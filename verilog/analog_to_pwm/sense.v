==> flow/design.v <==
module sense(
	input				clk,
	input				rst,
	input				sense_lvds,
	input				sense_go,
	output				sense_fb,
	output reg	[14:0]	sense_res,
	output				sense_rdy
);
	parameter S_IDLE		= 2'd0;
	parameter S_SETUP		= 2'd1;
	parameter S_CHARGE		= 2'd2;
	parameter S_DISCHARGE	= 2'd3;
	reg [1:0] current_state;
	reg [1:0] next_state;
	reg [15:0] timer, timer_max;
	wire timer_trig;
	reg [14:0] sense_cnt;
	always @(posedge clk) begin: STATE_TIMER
		if (timer_trig)
			timer <= 16'd0;
		else
			timer <= timer + 1'd1;
	end
	assign timer_trig = (timer == timer_max);
	always @(posedge clk) begin: STATE_MEMORY
		if (rst)
			current_state <= S_IDLE;
		else
			current_state <= next_state;
	end
	always @(*) begin: NEXT_STATE_LOGIC
		next_state = current_state;
		case (current_state)
			S_IDLE		: if (sense_go)		next_state = S_SETUP;
			S_SETUP		: if (timer_trig)	next_state = S_CHARGE;
			S_CHARGE	: if (timer_trig)	next_state = S_DISCHARGE;
			S_DISCHARGE	: if (timer_trig)	next_state = S_IDLE;
			default		: 					next_state = 2'bxx;
		endcase
	end
	always @(*) begin: OUTPUT_LOGIC
		case (current_state)
			S_IDLE: begin
				timer_max = 16'hFFFFFFFF;	 
				sense_fb = 1'b0;			 
				sense_rdy = 1'b1;
			end
			S_SETUP: begin
				timer_max = 16'd1632;		 
				sense_fb = 1'b0;			 
				sense_rdy = 1'b0;
			end
			S_CHARGE: begin
				timer_max = 16'd16969;		 
				sense_fb = 1'b1;			 
				sense_rdy = 1'b0;
			end
			S_DISCHARGE: begin
				timer_max = 16'd56353;		 
				sense_fb = 1'b0;			 
				sense_rdy = 1'b0;
			end
			default: begin
				timer_max = 16'hxxxxxxxx;
				sense_fb = 1'bx;
				sense_rdy = 1'bx;
			end
		endcase
	end
	always @(posedge clk) begin: MEASURE_CNT
		if (timer_trig)
			sense_cnt <= 15'd0;
		else
			sense_cnt <= sense_cnt + sense_lvds;
	end
	always @(posedge clk) begin: RESULT_OUT
		if ((current_state == S_CHARGE) & timer_trig)
			sense_res <= sense_cnt;
	end
endmodule
# Reports on sense

Tool output for the design above, in the order of the flow.
Lines are those of the file above, counted from 1.
Operators carry their Yosys type and port widths (W data, S select, Z words).
Library cell names are shortened.
A cell with n/a has no value.

Top: sense
Clock port: clk
Cell library: sky130hd
Timing corner: tt_025C_1v80

# Word level

Yosys after proc, flatten, opt, wreduce and memory -nomap, before mapping. Memory bits, and registers merged into a memory's read port (data or address), are not among the register bits. Print and check cells are not counted. Equal cells are merged and count once.

Add/subtract/negate cells: 2
Equality and inequality tests: 8
Mux-type cells: 8
Bitwise operators: 1
Reductions and logical operators: 4

Operators with widths:

| kind                    | count |
| $pmux W16 S4            | 1 |
| $add A16 B1 Y16 const B | 1 |
| $eq A16 B16 Y1          | 1 |
| $add A15 B1 Y15         | 1 |
| $ne A2 B2 Y1 const B    | 4 |
| $pmux W2 S4             | 1 |
| $mux W2                 | 4 |
| $reduce_or A3 Y1        | 2 |
| $eq A2 B2 Y1 const B    | 2 |
| $reduce_and A4 Y1       | 1 |
| $pmux W1 S2             | 2 |
| $eq A2 B1 Y1 const B    | 1 |
| $logic_not A2 Y1        | 1 |
| $and A1 B1 Y1           | 1 |

Register bits: 48
Output and inout port bits: 17
Cells after elaboration: 27

# Depth

Yosys ltp: most cells in a row. Word level: on the elaborated netlist, between registers, memories and ports. Mapped: between sequential cells and ports; inverters and the memories' decode and read muxes count.

Depth after elaboration: 5
ABC_AREA: 0
Depth in mapped cells: 7

# After synthesis

The flow's flattened synthesis, as Yosys stat reports it; memories are mapped. The netlist is that of the ABC_AREA named above (0 if unset); the other value can give another one.

Cells by type:

| cell     | count | area in all (um^2) |
| dfxtp_1  | 35    | 700.672 |
| edfxtp_1 | 15    | 450.432 |
| xnor2_1  | 17    | 148.893 |
| nor2_1   | 34    | 127.622 |
| xor2_1   | 11    | 96.342 |
| nand3_1  | 12    | 60.058 |
| nand2_1  | 14    | 52.55 |
| nor2b_1  | 8     | 50.048 |
| nor3_1   | 9     | 45.043 |
| ha_1     | 3     | 37.536 |
| o32a_1   | 3     | 30.029 |
| and4_1   | 3     | 26.275 |
| nand4_1  | 4     | 25.024 |
| buf_2    | 4     | 20.019 |
| mux2i_1  | 2     | 20.019 |
| nand2b_1 | 3     | 18.768 |
| a221oi_2 | 1     | 15.014 |
| buf_4    | 2     | 15.014 |

Other cell types: 21; their cells: 30.

Standard cells after synthesis: 210
Mapped area: 2155.8 um^2
Flip-flops: 50
Buffer cells: 7

# Timing after synthesis

OpenSTA on the mapped netlist: ideal clock, no wires. The path of least setup slack (recovery checks aside). Input and output delay are each 20% of the period. Register names are those of the netlist, which keeps one name where synthesis merged equal registers.

Path type: reg2reg
From: reg current_state
To: reg sense_res[0]
Period: 2580 ps
Launch time at the first pin: 0 ps
Arrival time: 1842 ps
Path slack: 366 ps
Delay of the path: 2214 ps
Stages on the path: 8
Synthesis period reached: 2214 ps

"delay of the path" = arrival - input delay + setup time.
"stages on the path": output pins that drive a net of the path, with the launching flip-flop's if there is one; two outputs of one cell count as two.
"synthesis period reached" = period - worst setup slack (recovery checks aside). The figure is calculated, with input and output delays left at 20% of the set period.
An end named without its bit number is one bit of that signal or, where synthesis recoded a state register, one of its new flip-flops.
Between the ends stands the longest chain of elaborated cells between them, by number of cells; it is not shown to be the way that was timed. Of several equally long chains one is given.
Each line given opens the expression or statement behind the cell; cells for indexed reads and writes are added by Yosys, which also makes memories of some case tables.

Cell sequence: dfxtp_1 buf_2 xnor2_1 o211ai_1 a221oi_2 o2111a_2 buf_4 and2_1
Cells in the longest elaborated chain: 4
Elaborated cells between the ends (all ways): 7
Classes of those cells: 4 x eq/ne; 1 x mux; 1 x logic; 1 x reduce/logical

RTL lines, path after synthesis:

| item               | RTL line | RTL |
| start: declaration | 14       | `reg [1:0] current_state;` |
| start: assignment  | 28       | `current_state <= S_IDLE;` |
| start: assignment  | 30       | `current_state <= next_state;` |
| $eq A2 B2 Y1       | 43       | `case (current_state)` |
| $pmux W16 S4       | 43       |  |
| $eq A16 B16 Y1     | 25       | `assign timer_trig = (timer == timer_max);` |
| $and A1 B1 Y1      | 78       | `if ((current_state == S_CHARGE) & timer_trig)` |
| end: assignment    | 79       | `sense_res <= sense_cnt;` |
| end: declaration   | 7        | `output reg [14:0] sense_res,` |

# Timing after layout

Path of least setup slack in the final report of stored run 1 (OpenROAD, finished layout, wires in). Where an end is a register, its clock arrival counts in the times.
The report prints the path's times to 10 ps; the period is as set.

Path type: reg2reg
From: reg current_state
To: reg sense_res[8]
Period: 3320 ps
Launch time at the first pin: 300 ps
Arrival time: 2510 ps
Path slack: 740 ps
Stages on the path: 6

An end named without its bit number is one bit of that signal or, where synthesis recoded a state register, one of its new flip-flops.
Between the ends stands the longest chain of elaborated cells between them, by number of cells; it is not shown to be the way that was timed. Of several equally long chains one is given.

Cell sequence: dfxtp_1 nor4bb_1 o21bai_1 a221oi_2 o2111a_2 and2_1
Cells in the longest elaborated chain: 4
Elaborated cells between the ends (all ways): 7
Classes of those cells: 4 x eq/ne; 1 x mux; 1 x logic; 1 x reduce/logical

RTL lines, path post-layout:

| item               | RTL line | RTL |
| start: declaration | 14       | `reg [1:0] current_state;` |
| start: assignment  | 28       | `current_state <= S_IDLE;` |
| start: assignment  | 30       | `current_state <= next_state;` |
| $eq A2 B2 Y1       | 43       | `case (current_state)` |
| $pmux W16 S4       | 43       |  |
| $eq A16 B16 Y1     | 25       | `assign timer_trig = (timer == timer_max);` |
| $and A1 B1 Y1      | 78       | `if ((current_state == S_CHARGE) & timer_trig)` |
| end: assignment    | 79       | `sense_res <= sense_cnt;` |
| end: declaration   | 7        | `output reg [14:0] sense_res,` |

FLOW RESULTS
============

Top module sense; platform sky130hd; tools Yosys and OpenROAD; 2 stored runs in no particular order. Input and output delays are each 20% of the period that was set; the output load is 0.01 pF.
By "clock period achieved" is meant the clock period of the run minus its worst setup slack. This is arithmetic on one report: input and output delays are still those of the set period (20% each).
"total power after layout" is the tool's figure for a default switching activity; nothing was simulated.

## Stored run 1

==> flow/run.sh <==
#!/bin/bash
# the make line also repeats the synthesis and layout settings of config.mk as NAME=value (left out here)
make -C /OpenROAD-flow-scripts/flow DESIGN_CONFIG=/design/flow/config.mk WORK_HOME=/design/flow/orfs CLKGATE_MAP_FILE= finish
==> flow/config.mk <==
export PLATFORM = sky130hd
export DESIGN_NAME = sense
export DESIGN_NICKNAME = sense
export VERILOG_FILES = /design/flow/design.v
export SDC_FILE = /design/flow/constraint.sdc
export NUM_CORES = 4
export LEC_CHECK = 0
export CAP_MARGIN = 20
export CELL_PAD_IN_SITES_GLOBAL_PLACEMENT = 3
export CORE_ASPECT_RATIO = 0.97
export CORE_MARGIN = 2
export CORE_UTILIZATION = 41
export GPL_ROUTABILITY_DRIVEN = 1
export HOLD_SLACK_MARGIN = 0.09
export MAX_ROUTING_LAYER = met4
export PLACE_DENSITY_LB_ADDON = 0.22
export SETUP_SLACK_MARGIN = 0.09
export SLEW_MARGIN = 20
export TNS_END_PERCENT = 60
==> flow/constraint.sdc <==
create_clock -name core_clock -period 3.32 [get_ports {clk}]
set_input_delay 0.6640 -clock core_clock [delete_from_list [all_inputs] [get_ports {clk}]]
set_output_delay 0.6640 -clock core_clock [all_outputs]
set_load 0.01 [all_outputs]

| result of stored run 1 | value |
|---|---|
| area of the standard cells in the finished layout | 2518.7 um^2 |
| chip area in the Yosys report | 2155.8 um^2 |
| total power after layout | 1787 uW |
| summed negative setup slack | 0 ps |
| full die area | 5854.1 um^2 |
| setup slack of the critical path | 742 ps |
| clock period achieved | 2578 ps |

## Stored run 2

==> flow/run.sh <==
#!/bin/bash
# the make line also repeats the synthesis and layout settings of config.mk as NAME=value (left out here)
make -C /OpenROAD-flow-scripts/flow DESIGN_CONFIG=/design/flow/config.mk WORK_HOME=/design/flow/orfs CLKGATE_MAP_FILE= finish
==> flow/config.mk <==
export PLATFORM = sky130hd
export DESIGN_NAME = sense
export DESIGN_NICKNAME = sense
export VERILOG_FILES = /design/flow/design.v
export SDC_FILE = /design/flow/constraint.sdc
export NUM_CORES = 4
export LEC_CHECK = 0
export CAP_MARGIN = 20
export CORE_MARGIN = 2
export CORE_UTILIZATION = 40
export SETUP_SLACK_MARGIN = 0.66
export SLEW_MARGIN = 20
==> flow/constraint.sdc <==
create_clock -name core_clock -period 2.72 [get_ports {clk}]
set_input_delay 0.5440 -clock core_clock [delete_from_list [all_inputs] [get_ports {clk}]]
set_output_delay 0.5440 -clock core_clock [all_outputs]
set_load 0.01 [all_outputs]

| result of stored run 2 | value |
|---|---|
| area of the standard cells in the finished layout | 2554.9 um^2 |
| chip area in the Yosys report | 2155.8 um^2 |
| total power after layout | 2101 uW |
| summed negative setup slack | 0 ps |
| full die area | 5993.1 um^2 |
| setup slack of the critical path | 694 ps |
| clock period achieved | 2026 ps |
